==> flow/design.v <==
module alsu #(parameter FULL_ADDER="ON",parameter INPUT_PRIORITY="A")
(
A,B,opcode,cin,serial_in,direction,red_op_A,red_op_B,bypass_A,bypass_B,clk,rst,
out,leds);
input cin,serial_in,direction,red_op_A,red_op_B,bypass_A,bypass_B,clk,rst;
input [2:0] A,B,opcode;
output reg [5:0] out;
output reg [15:0] leds;
always@(posedge clk or posedge rst) begin
  if(rst) begin
    out=6'b000000;
    leds=16'b0000000000000000;
    end
  else
    if(bypass_A && bypass_B) begin
      if(INPUT_PRIORITY=="A")
        out=A;
      else if(INPUT_PRIORITY=="B")
        out=B;
      end
    else if(bypass_A && ~bypass_B)
      out=A;
    else if(~bypass_A && bypass_B)
      out=B;
    else if (~bypass_A && ~bypass_B) begin
      case(opcode)
        3'b111 : begin
          leds=~leds;
          out=6'b000000;
        end
        3'b110 : begin
          leds=~leds;
          out=6'b000000;
        end
        3'b000 : begin
          if(red_op_A && red_op_B) begin
            if(INPUT_PRIORITY=="A")
              out=&A;
            else if(INPUT_PRIORITY=="B")
              out=&B;
            end
          else if(red_op_A && ~red_op_B)
            out=&A;
          else if(~red_op_A && red_op_B)
            out=&B;
          else if(~red_op_A && ~red_op_B)
            out=A&B;
          end
        3'b001 : begin
          if(red_op_A && red_op_B) begin
            if(INPUT_PRIORITY=="A")
              out=^A;
            else if(INPUT_PRIORITY=="B")
              out=^B;
            end
          else if(red_op_A && ~red_op_B)
            out=^A;
          else if(~red_op_A && red_op_B)
            out=^B;
          else if(~red_op_A && ~red_op_B)
            out=A^B;
          end
3'b010 : begin
  if(FULL_ADDER=="ON")
    out=A+B+cin;
  else if (FULL_ADDER=="OFF")
    out=A+B;
  end
3'b011 : out=A*B;
3'b100 : begin
  if(direction)
    if(INPUT_PRIORITY=="A")
      out={A[1],A[0],serial_in};
    else if (INPUT_PRIORITY=="B")
      out={B[1],B[0],serial_in};
  else
    if(INPUT_PRIORITY=="B")
      out={serial_in,A[2],A[1]};
    else if (INPUT_PRIORITY=="B")
      out={serial_in,A[2],A[1]};
    end
3'b101 : begin
  if(direction)
    if(INPUT_PRIORITY=="A")
      out={A[1],A[0],A[2]};
    else if (INPUT_PRIORITY=="B")
      out={B[1],B[0],B[2]};
  else
    if(INPUT_PRIORITY=="B")
      out={A[0],A[2],A[1]};
    else if (INPUT_PRIORITY=="B")
      out={B[0],B[2],B[1]};
    end
endcase
end
end
endmodule
**Reports on alsu**

The steps from the RTL of alsu to its reports follow in flow order.
Lines are those of the file above, counted from 1.
Operators: Yosys type, input widths -> output width; for muxes data width and select width s.
A cell with - has no value.

- Top module: alsu
- Clock input: clk
- Standard-cell library: sky130hd
- Corner: tt_025C_1v80

**Elaborated design**

Source: Yosys, flattened and elaborated, memories not mapped. Widths are those after wreduce. Registers that Yosys merges into a memory's read port (data or address) are not register bits. Print and check cells do not count. Equal cells are merged and count once.

- Register bits: 22
- Input bits: 18
- Output and inout port bits: 22
- Word-level cells: 61

- Multiplexer cells: 16
- $mul: 1
- Add/subtract/negate cells: 2
- Bitwise logic cells: 11
- Reduce/logical cells: 18
- Equal/unequal tests: 11

Operators with widths:

| cell | number |
|---|---|
| $mux 6 | 14 |
| $pmux 6 s7 | 1 |
| $mul 3x3->6 | 1 |
| $not 16->16 | 1 |
| $ne 8x8->1 const B | 2 |
| $mux 16 | 1 |
| $eq 3x3->1 const B | 4 |
| $ne 5x5->1 const B | 2 |
| $reduce_and 5->1 | 2 |
| $logic_and 1x1->1 | 8 |
| $not 1->1 | 8 |
| $eq 3x2->1 const B | 2 |
| $reduce_and 3->1 | 2 |
| $reduce_xor 3->1 | 2 |
| $reduce_or 6->1 | 1 |
| $add 4x1->5 | 1 |
| $add 3x3->4 | 1 |
| $reduce_bool 4->1 | 1 |
| $eq 3x1->1 const B | 1 |
| $and 3x3->3 | 1 |
| $xor 3x3->3 | 1 |
| $logic_not 3->1 | 1 |
| $reduce_or 2->1 | 1 |

**Depth**

Yosys ltp: most cells in a row. Word level: on the elaborated netlist, between registers, memories and ports. Mapped: between sequential cells and ports; inverters and the memories' decode and read muxes count.

- Depth in word-level cells: 11
- ABC_AREA: 0
- Mapped depth: 10
- Gate-level depth less buffers: 10

**After synthesis**

Source: synth_stat.txt of the flow (Yosys; design flattened, memories mapped). It holds for the ABC_AREA given above (unset counts as 0); a run with the other value may have another netlist.

Cell types:

| cell type | number |
|---|---|
| sky130_fd_sc_hd__dfrtp_1 | 22 |
| sky130_fd_sc_hd__ha_1 | 18 |
| sky130_fd_sc_hd__xor2_1 | 18 |
| sky130_fd_sc_hd__fa_1 | 4 |
| sky130_fd_sc_hd__mux2i_1 | 4 |
| sky130_fd_sc_hd__inv_1 | 10 |
| sky130_fd_sc_hd__mux2_1 | 3 |
| sky130_fd_sc_hd__nand2_1 | 9 |
| sky130_fd_sc_hd__nor2_1 | 9 |
| sky130_fd_sc_hd__a21oi_1 | 6 |
| sky130_fd_sc_hd__and2_1 | 4 |
| sky130_fd_sc_hd__o21ai_0 | 4 |
| sky130_fd_sc_hd__a21boi_4 | 1 |
| sky130_fd_sc_hd__a31oi_1 | 3 |
| sky130_fd_sc_hd__nor2b_1 | 3 |
| sky130_fd_sc_hd__a2111oi_0 | 2 |
| sky130_fd_sc_hd__xnor2_1 | 2 |
| sky130_fd_sc_hd__o41ai_2 | 1 |

Other cell types: 20; their cells: 26.

- Cell count: 149
- Chip area (Yosys): 1554.0 um^2
- Buffers: 2
- Mapped flip-flops: 22

**Worst setup path after synthesis**

OpenSTA on the mapped netlist: ideal clock, no wires. The path of least setup slack (recovery checks aside). Input and output delay are each 20% of the period. Register names are those of the netlist, which keeps one name where synthesis merged equal registers.

- Path type: input-to-reg
- From: input port A[1]
- To: register out[4]
- Delay of the path: 1.917 ns
- Data arrival time: 2.401 ns
- Period: 3.06 ns
- Stages: 9
- Buffers on the path: 0
- Input delay: 0.612 ns
- Slack: 0.532 ns
- Synthesis period reached: 2.528 ns

"delay of the path" is the arrival time less input delay plus setup time.
"stages" counts driving pins, that of a launching flip-flop among them; a cell with two outputs on the path counts twice.
"synthesis period reached" = period - worst setup slack (recovery checks aside). The figure is calculated, with input and output delays left at 20% of the set period.
Between the ends stands the longest chain of elaborated cells between them, by number of cells; it is not shown to be the way that was timed. Of several equally long chains one is given.
Each line given opens the expression or statement behind the cell; cells for indexed reads and writes are added by Yosys, which also makes memories of some case tables.
At most two assigning lines are given for a register; there are more.

- Cells stage by stage: sky130_fd_sc_hd__ha_1 > sky130_fd_sc_hd__inv_1 > sky130_fd_sc_hd__fa_1 > sky130_fd_sc_hd__inv_1 > sky130_fd_sc_hd__ha_1 > sky130_fd_sc_hd__fa_1 > sky130_fd_sc_hd__xnor2_1 > sky130_fd_sc_hd__nor2_1 > sky130_fd_sc_hd__mux2_1
- Length of the longest elaborated chain: 7

Ends and longest elaborated chain, post-synthesis:

| item | line | source |
|---|---|---|
| start, declared | 6 | `input [2:0] A,B,opcode;` |
| $add 3x3->4 | 65 | `out=A+B+cin;` |
| $add 4x1->5 | 65 |  |
| $pmux 6 s7 | 26 | `case(opcode)` |
| $mux 6 | 25 | `else if (~bypass_A && ~bypass_B) begin` |
| $mux 6 | 23 | `else if(~bypass_A && bypass_B)` |
| $mux 6 | 21 | `else if(bypass_A && ~bypass_B)` |
| $mux 6 | 15 | `if(bypass_A && bypass_B) begin` |
| end, assigned | 38 | `out=&A;` |
| end, assigned | 40 | `out=&B;` |
| end, declared | 7 | `output reg [5:0] out;` |

**Worst path after layout**

Path of least setup slack in the final report of run 1 (OpenROAD, finished layout, wires in). Where an end is a register, its clock arrival counts in the times.

- Path type: input-to-reg
- From: input port bypass_B
- To: register out[2]
- Slack: 0.19 ns
- Buffers on the path: 1
- Stages: 7
- Input delay: 0.48 ns
- Data arrival time: 2.35 ns
- Period: 2.4 ns

Between the ends stands the longest chain of elaborated cells between them, by number of cells; it is not shown to be the way that was timed. Of several equally long chains one is given.
At most two assigning lines are given for a register; there are more.

- Cells stage by stage: sky130_fd_sc_hd__dlygate4sd2_1 > sky130_fd_sc_hd__inv_1 > sky130_fd_sc_hd__ha_1 > sky130_fd_sc_hd__or3b_4 > sky130_fd_sc_hd__or3_4 > sky130_fd_sc_hd__a21boi_4 > sky130_fd_sc_hd__mux2_4
- Length of the longest elaborated chain: 6

Ends and longest elaborated chain, after layout:

| item | line | source |
|---|---|---|
| start, declared | 5 | `input cin,serial_in,direction,red_op_A,red_op_B,bypass_A,bypass_B,clk,rst;` |
| $not 1->1 | 25 | `else if (~bypass_A && ~bypass_B) begin` |
| $logic_and 1x1->1 | 25 |  |
| $mux 6 | 25 |  |
| $mux 6 | 23 | `else if(~bypass_A && bypass_B)` |
| $mux 6 | 21 | `else if(bypass_A && ~bypass_B)` |
| $mux 6 | 15 | `if(bypass_A && bypass_B) begin` |
| end, assigned | 38 | `out=&A;` |
| end, assigned | 40 | `out=&B;` |
| end, declared | 7 | `output reg [5:0] out;` |

Subject: alsu on sky130hd, stored results

Hello all,

Design alsu on sky130hd. What follows are 2 stored runs of the flow, each under its own settings; their order means nothing. The constraints put input and output delay at 20% of the set period each and load the outputs with 0.01 pF.
"achieved period": clock period set for the run, less the worst setup slack. It is reckoned from that one timing run; input and output delays stay at 20% of the period that was set.
"power consumption" is the tool's figure for a default switching activity; nothing was simulated.
Among the settings, n/a means not set for that run.

| name | run 1 | run 2 |
|---|---|---|
| period_ns | 2.4 | 2.72 |
| CORE_UTILIZATION | 24 | 64 |
| SETUP_SLACK_MARGIN | 0.13 | n/a |
| PLACE_DENSITY_LB_ADDON | 0.07 | n/a |
| CORE_MARGIN | 6 | 2 |
| CELL_PAD_IN_SITES_DETAIL_PLACEMENT | 1 | n/a |
| ABC_AREA | 0 | n/a |
| GPL_TIMING_DRIVEN | 0 | n/a |
| GPL_ROUTABILITY_DRIVEN | 0 | n/a |
| CTS_CLUSTER_DIAMETER | 286 | n/a |
| CAP_MARGIN | 20 | 20 |
| SLEW_MARGIN | 20 | 20 |
| standard-cell area after routing (um^2) | 2144.6 | 2184.6 |
| die outline area (um^2) | 8549.8 | 2838.2 |
| chip area after synthesis (Yosys) (um^2) | 1554.0 | 1554.0 |
| power consumption (uW) | 1513 | 1485 |
| smallest setup slack (ns) | 0.189 | -0.067 |
| achieved period (ns) | 2.211 | 2.787 |
| setup TNS (ns) | 0.000 | -0.067 |

Thanks
