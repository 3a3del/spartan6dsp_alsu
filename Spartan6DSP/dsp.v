==> flow/design.v <==
module postAdderSub(in1,in2,cin,opmodeSel,out,cout);
  input [47:0] in1,in2;
  output reg cout;
  input cin;
  input opmodeSel;
  output reg [47:0] out;
  always @* begin
    if(!opmodeSel)
      {cout,out}=in1+in2+cin;
    else if(opmodeSel)
      {cout,out}=in2-in1-cin;
    end
  endmodule
module preAdderSub(in1,in2,opmodeSel,out);
  input [17:0] in1,in2;
  input opmodeSel;
  output reg [17:0] out;
  always @* begin
    if(!opmodeSel)
      out=in1+in2;
    else if(opmodeSel)
      out=in1-in2;
    end
  endmodule
module REG_MUX #(parameter attrinute_mux=1,parameter rsttype=1,parameter N=18)(in,CE,RST,CLK,out);
  input [N-1:0] in;
  output [N-1:0] out;
  reg [N-1:0] ref;
  input CE,RST,CLK;
  generate
    if(!rsttype)
      always @(posedge CLK or posedge RST) begin
        if(RST)
          ref<=0;
        else if(CE)
          ref<=in;
        else
          ref<=0;
        end
   else if (rsttype)
     always @(posedge CLK) begin
        if(RST)
          ref<=0;
        else if(CE)
          ref<=in;
        else
          ref<=0;
        end
   endgenerate
    assign out=(attrinute_mux)? ref:(~attrinute_mux)? in:0;
  endmodule  
module dsp #(parameter A0REG = 0 ,parameter A1REG = 0 , parameter B0REG = 1 , parameter B1REG = 1,
 parameter CREG = 1, parameter DREG = 1 ,parameter MREG = 1, parameter PREG = 1, parameter CARRYINREG = 1
 ,parameter CARRYOUTREG = 1, parameter OPMODEREG = 1, parameter CARRYINSEL = 1, parameter B_INPUT = 0,
  parameter RSTTYPE = 1,parameter MultiDSPblocksUsed = 0)  
 (
   A,B,C,D,CLK,CARRYIN,OPMODE,BCIN,RSTA,RSTB,RSTC,RSTP,RSTM,RSTD,RSTCARRYIN,
  RSTOPMODE,CEA,CEB,CEP,CEM,CEC,CED,CECARRYIN,CEOPMODE,PCIN, BCOUT,PCOUT,P,M,
  CARRYOUT,CARRYOUTF);
 input CLK,CARRYIN,RSTA,RSTB,RSTC,RSTP,RSTM,RSTD,RSTCARRYIN,RSTOPMODE,CEA,CEB,CEP,CEM,CEC,CED,CECARRYIN,CEOPMODE;
 input [17:0] A;
 input [17:0] B;
 input [17:0] D;
 input [17:0] BCIN;
 input [7:0] OPMODE;
 input [47:0] C;
 input [47:0] PCIN;
 output [17:0] BCOUT;
 output [47:0] P;
 inout  [47:0]PCOUT;
 output [35:0] M;
 output CARRYOUTF;
 inout CARRYOUT;
 wire [47:0] P_MUX_OUT;
 wire [17:0] out_from_eachReg [8:0];
 wire [7:0] OPMODE_selected;
 wire [47:0] c_port;
 wire [47:0] muxZout;
 wire [47:0]muxXout;
 wire [47:0]outFromPostAdder;
 wire [35:0] MultiResult;
 wire [35:0] MregOutput;
wire [47:0] Extended_M;
 wire CoutFromPostAdder;
 wire usse;
wire[17:0] A1_MUX_OUT;
wire[17:0] B1_MUX_OUT;
 REG_MUX #(A0REG,RSTTYPE,18) DUT1 (A,CEA,RSTA,CLK,out_from_eachReg[0]);  
 REG_MUX #(DREG,RSTTYPE,18) DUT3 (D,CED,RSTD,CLK,out_from_eachReg[2]);  
 REG_MUX #(CREG,RSTTYPE,48) DUT4 (C,CEC,RSTC,CLK,c_port);  
 assign out_from_eachReg[3] =(B_INPUT)? B:(~B_INPUT)? BCIN:0;
 REG_MUX #(B0REG,RSTTYPE,18) DUT5 (out_from_eachReg[3],CEB,RSTB,CLK,out_from_eachReg[4]);  
 REG_MUX #(OPMODEREG,RSTTYPE,8) DUT6 (OPMODE,CEOPMODE,RSTOPMODE,CLK,OPMODE_selected);  
 preAdderSub DUT7(out_from_eachReg[2],out_from_eachReg[4],OPMODE_selected[6],out_from_eachReg[5]);
 assign out_from_eachReg[8]=(OPMODE_selected[4])? out_from_eachReg[5]:out_from_eachReg[4];
 REG_MUX #(B1REG,RSTTYPE,18) DUT15(out_from_eachReg[8],CEB,RSTB,CLK,A1_MUX_OUT);  
 REG_MUX #(A1REG,RSTTYPE,18) DUT2 (out_from_eachReg[0],CEA,RSTA,CLK,B1_MUX_OUT);  
 assign BCOUT=B1_MUX_OUT;
 assign MultiResult=A1_MUX_OUT*B1_MUX_OUT;
 REG_MUX #(MREG,RSTTYPE,36) DTU(MultiResult,CEM,RSTM,CLK,MregOutput);
 assign M=MregOutput;
 assign Extended_M={{12{M[35]}},MregOutput};
 assign muxZout = OPMODE_selected[3] ? (OPMODE_selected[2] ? c_port : P_MUX_OUT) : (OPMODE_selected[2] ? PCIN : 48'h000000000000);
 assign muxXout = OPMODE_selected[1] ? (OPMODE_selected[0] ? {out_from_eachReg[2][11:0],A1_MUX_OUT,B1_MUX_OUT} : PCOUT) : (OPMODE_selected[0] ? Extended_M : 48'h000000000000);
 assign CARRY_INPUT =(CARRYINSEL==1)? OPMODE_selected[5]:(CARRYINSEL==0)? CARRYIN:0;
 REG_MUX #(CARRYINREG,RSTTYPE,1) DUTTT (CARRY_INPUT,CECARRYIN,RSTCARRYIN,CLK,usse);
 postAdderSub DUT8(muxXout,muxZout,usse,OPMODE_selected[7],outFromPostAdder,CoutFromPostAdder);
 REG_MUX #(PREG,RSTTYPE,48) DUT10 (outFromPostAdder,CEP,RSTP,CLK,P_MUX_OUT);  
 assign P=P_MUX_OUT;
 assign PCOUT=P;
 REG_MUX #(CARRYOUTREG,RSTTYPE,1) DUT11 (CoutFromPostAdder,CECARRYIN,RSTCARRYIN,CLK,CARRYOUT);
 assign CARRYOUTF = CARRYOUT ;
endmodule
### From RTL to reports: dsp

The steps from the RTL of dsp to its reports follow in flow order.
Lines are those of the file above, counted from 1.
Cell names lack the library's common part.
The mark n/a stands for no value.

| set-up | value |
|---|---|
| design top | dsp |
| clock port | CLK |
| library | sky130hd |
| timing corner | tt_025C_1v80 |

### After elaboration

Yosys after proc, flatten, opt, wreduce and memory -nomap, before mapping. Enables and synchronous resets that opt folds into registers are not counted as muxes. Print and check cells are not counted. Equal cells are merged and count once.

| storage and ports | value |
|---|---|
| bits in registers | 196 |
| output and inout bits | 152 |
| cells after elaboration | 40 |

| cells by class | value |
|---|---|
| muxes and demuxes | 10 |
| reduce/logical cells | 7 |
| multipliers | 1 |
| add/sub/neg operators | 6 |
| bitwise logic cells | 7 |

Operators with widths:

| cell | count |
|---|---|
| multiplier 18 x 18 -> 36 bit | 1 |
| 2-to-1 mux 48 bit | 7 |
| adder 48 x 48 -> 49 bit | 1 |
| subtractor 48 x 48 -> 49 bit | 1 |
| adder 49 x 1 -> 49 bit | 1 |
| subtractor 49 x 1 -> 49 bit | 1 |
| 2-to-1 mux 18 bit | 2 |
| adder 18 bit | 1 |
| subtractor 18 bit | 1 |
| OR reduction 2 bit | 7 |
| inverter 1 bit | 7 |
| 2-to-1 mux 1 bit | 1 |

### Depth

Depth = most cells in a row (Yosys ltp): at word level without a register or memory, in the mapped netlist without a sequential cell, where the memories' decode and read muxes count.

| logic depth | value |
|---|---|
| word-level depth | 5 |
| ABC_AREA | 0 |
| depth in mapped cells | 26 |

### Synthesis result

Source: synth_stat.txt of the flow (Yosys; design flattened, memories mapped). It holds for the ABC_AREA given above (unset counts as 0); a run with the other value may have another netlist.

| synthesis totals | value |
|---|---|
| flip-flops | 196 |
| standard cells after synthesis | 3071 |
| buffers | 209 |
| chip area (Yosys) | 25703.4 um^2 |
| sequential part of the area | 3923.8 um^2 |

Cell types:

| cell | count | area in all (um^2) |
|---|---|---|
| fa_1 | 261 | 5.23E+03 |
| dfxtp_1 | 196 | 3.92E+03 |
| ha_1 | 267 | 3.34E+03 |
| inv_1 | 445 | 1.67E+03 |
| and2_1 | 236 | 1.48E+03 |
| nand2_1 | 284 | 1.07E+03 |
| mux2_2 | 84 | 945.907 |
| xnor2_1 | 104 | 910.874 |
| nor2_1 | 204 | 765.734 |
| a21oi_1 | 144 | 720.691 |
| buf_4 | 67 | 502.982 |
| clkbuf_1 | 126 | 472.954 |
| a22o_1 | 47 | 411.645 |
| a21o_1 | 51 | 382.867 |
| a22oi_1 | 49 | 367.853 |
| xor2_1 | 38 | 332.819 |
| o21ai_0 | 62 | 310.298 |
| a211oi_1 | 39 | 292.781 |

Other cell types: 60; their cells: 367.
By module: a second synthesis without flattening, with its own total; a netlist apart from the flattened one above.

| unflattened totals | value |
|---|---|
| cell total of the unflattened synthesis | 3221 |
| area total of the unflattened synthesis | 27576.4 um^2 |

Rows give one instance, submodules left out.

By module:

| module | times used | area (um^2) | seq. area (um^2) | cells |
|---|---|---|---|---|
| dsp | 1 | 13280.2 | 0.0 | 1558 |
| postAdderSub | 1 | 6914.1 | 0.0 | 1048 |
| REG_MUX | 2 | 1467.7 | 960.9 | 106 |
| REG_MUX | 3 | 550.5 | 360.3 | 38 |
| preAdderSub | 1 | 1126.1 | 0.0 | 155 |
| REG_MUX | 1 | 1111.1 | 720.7 | 78 |
| REG_MUX | 2 | 135.1 | 0.0 | 18 |
| REG_MUX | 1 | 230.2 | 160.2 | 16 |
| REG_MUX | 2 | 28.8 | 20.0 | 2 |

### Worst setup path after synthesis

OpenSTA on the mapped netlist: ideal clock, no wires. The path of least setup slack (recovery checks aside). Input and output delay are each 20% of the period. Register names are those of the netlist, which keeps one name where synthesis merged equal registers.

| timing post-synthesis | value |
|---|---|
| path type | input -> register |
| from | input port A[9] |
| to | register DTU.ref[35] |
| arrival time | 7.769 ns |
| slack | 2.904 ns |
| data required time | 10.672 ns |
| clock period | 10.8 ns |
| delay of the path | 5.737 ns |
| driving pins on the path | 23 |
| period reached after synthesis | 7.896 ns |

"delay of the path" is the arrival time less input delay plus setup time.
"driving pins on the path": output pins that drive a net of the path, with the launching flip-flop's if there is one; two outputs of one cell count as two.
"period reached after synthesis" = period - worst setup slack (recovery checks aside). The figure is calculated, with input and output delays left at 20% of the set period.
The rows between start and end are the longest chain of elaborated cells between them; the timing report does not say that the signal goes this way. Where chains are equally long, one stands for them.
Each line given opens the expression or statement behind the cell; cells for indexed reads and writes are added by Yosys, which also makes memories of some case tables.
At most two assigning lines are given for a register; there are more.

| between the ends, post-synthesis | value |
|---|---|
| path through | clkbuf_1 > clkbuf_1 > nand2_1 > fa_1 > inv_1 > fa_1 > inv_1 > fa_1 > inv_1 > fa_1 > fa_1 > fa_1 > ha_1 > a21o_1 > a21oi_1 > nand2_1 > a21oi_1 > and3b_1 > a21oi_1 > a221o_1 > a221oi_1 > xnor2_1 > nor2_1 |
| length of the longest elaborated chain | 1 |

RTL lines, path post-synthesis:

| element | RTL line | RTL |
|---|---|---|
| start, declared | 61 | `input [17:0] A;` |
| multiplier 18 x 18 -> 36 bit | 99 | `assign MultiResult=A1_MUX_OUT*B1_MUX_OUT;` |
| end, assigned | 45 | `ref<=in;` |
| end, assigned | 47 | `ref<=0;` |
| end, declared | 28 | `reg [N-1:0] ref;` |

### Timing after layout

Path of least setup slack in the final report of stored run 1 (OpenROAD, finished layout, wires in). Where an end is a register, its clock arrival counts in the times.

| timing post-layout | value |
|---|---|
| path type | input -> register |
| from | input port A[17] |
| to | register DTU.ref[35] |
| clock period | 5.37 ns |
| arrival time | 6.70 ns |
| data required time | 5.70 ns |
| slack | -1.00 ns |
| driving pins on the path | 21 |

The rows between start and end are the longest chain of elaborated cells between them; the timing report does not say that the signal goes this way. Where chains are equally long, one stands for them.
At most two assigning lines are given for a register; there are more.

| between the ends, post-layout | value |
|---|---|
| path through | buf_8 > buf_8 > and2_1 > fa_1 > fa_2 > fa_1 > fa_1 > fa_1 > inv_1 > fa_1 > inv_1 > ha_2 > a21oi_2 > o21bai_1 > a21oi_2 > and3b_2 > a21oi_4 > a221o_1 > a221oi_2 > xnor2_2 > nor2_1 |
| length of the longest elaborated chain | 1 |

RTL lines, path post-layout:

| element | RTL line | RTL |
|---|---|---|
| start, declared | 61 | `input [17:0] A;` |
| multiplier 18 x 18 -> 36 bit | 99 | `assign MultiResult=A1_MUX_OUT*B1_MUX_OUT;` |
| end, assigned | 45 | `ref<=in;` |
| end, assigned | 47 | `ref<=0;` |
| end, declared | 28 | `reg [N-1:0] ref;` |

Module dsp, platform sky130hd: 2 stored runs of the flow (Yosys, OpenROAD) with differing settings, in no particular order. Input and output delays are each 20% of the period that was set; the output load is 0.01 pF.
By "period achieved" is meant the clock period of the run minus its worst setup slack. This is arithmetic on one report: input and output delays are still those of the set period (20% each).
"allowed time less slack (worst setup path)" means the part of the period allowed to the worst setup path (the constraints hold back 20% at inputs and 20% at outputs) less its slack; where the path has registers, the arrival times of their clocks count too.
"total power after layout" is the tool's figure for a default switching activity; nothing was simulated.

#### Stored run 1

| setting | value |
|---|---|
| period_ns | `5.37` |
| CORE_UTILIZATION | `59` |
| CORE_ASPECT_RATIO | `1.23` |
| CELL_PAD_IN_SITES_DETAIL_PLACEMENT | `0` |
| TNS_END_PERCENT | `85` |
| GPL_TIMING_DRIVEN | `0` |
| GPL_ROUTABILITY_DRIVEN | `0` |
| CTS_CLUSTER_SIZE | `82` |
| CTS_CLUSTER_DIAMETER | `83` |
| CAP_MARGIN | `20` |
| CORE_MARGIN | `2` |
| SLEW_MARGIN | `20` |

| result | value |
|---|---|
| allowed time less slack (worst setup path) | 5.29 ns |
| worst setup path kind | input -> register |
| Yosys chip area after synthesis | 25703.4 um^2 |
| area of the die | 45260.2 um^2 |
| final utilization | 73.4% |
| worst hold slack in the final report | 0.456 ns |
| period achieved | 6.367 ns |
| total power after layout | 0.005075 W |
| summed negative setup slack | -13.017 ns |
| standard-cell area of the final layout | 31470.2 um^2 |
| worst slack on setup checks | -0.997 ns |

#### Stored run 2

| setting | value |
|---|---|
| period_ns | `7.24` |
| SETUP_SLACK_MARGIN | `0.37` |
| CAP_MARGIN | `20` |
| CORE_MARGIN | `2` |
| CORE_UTILIZATION | `40` |
| SLEW_MARGIN | `20` |

| result | value |
|---|---|
| allowed time less slack (worst setup path) | 5.34 ns |
| worst setup path kind | input -> register |
| Yosys chip area after synthesis | 25703.4 um^2 |
| area of the die | 66301.1 um^2 |
| final utilization | 49.3% |
| worst hold slack in the final report | 0.458 ns |
| period achieved | 6.792 ns |
| total power after layout | 0.003776 W |
| summed negative setup slack | 0.000 ns |
| standard-cell area of the final layout | 31227.4 um^2 |
| worst slack on setup checks | 0.448 ns |
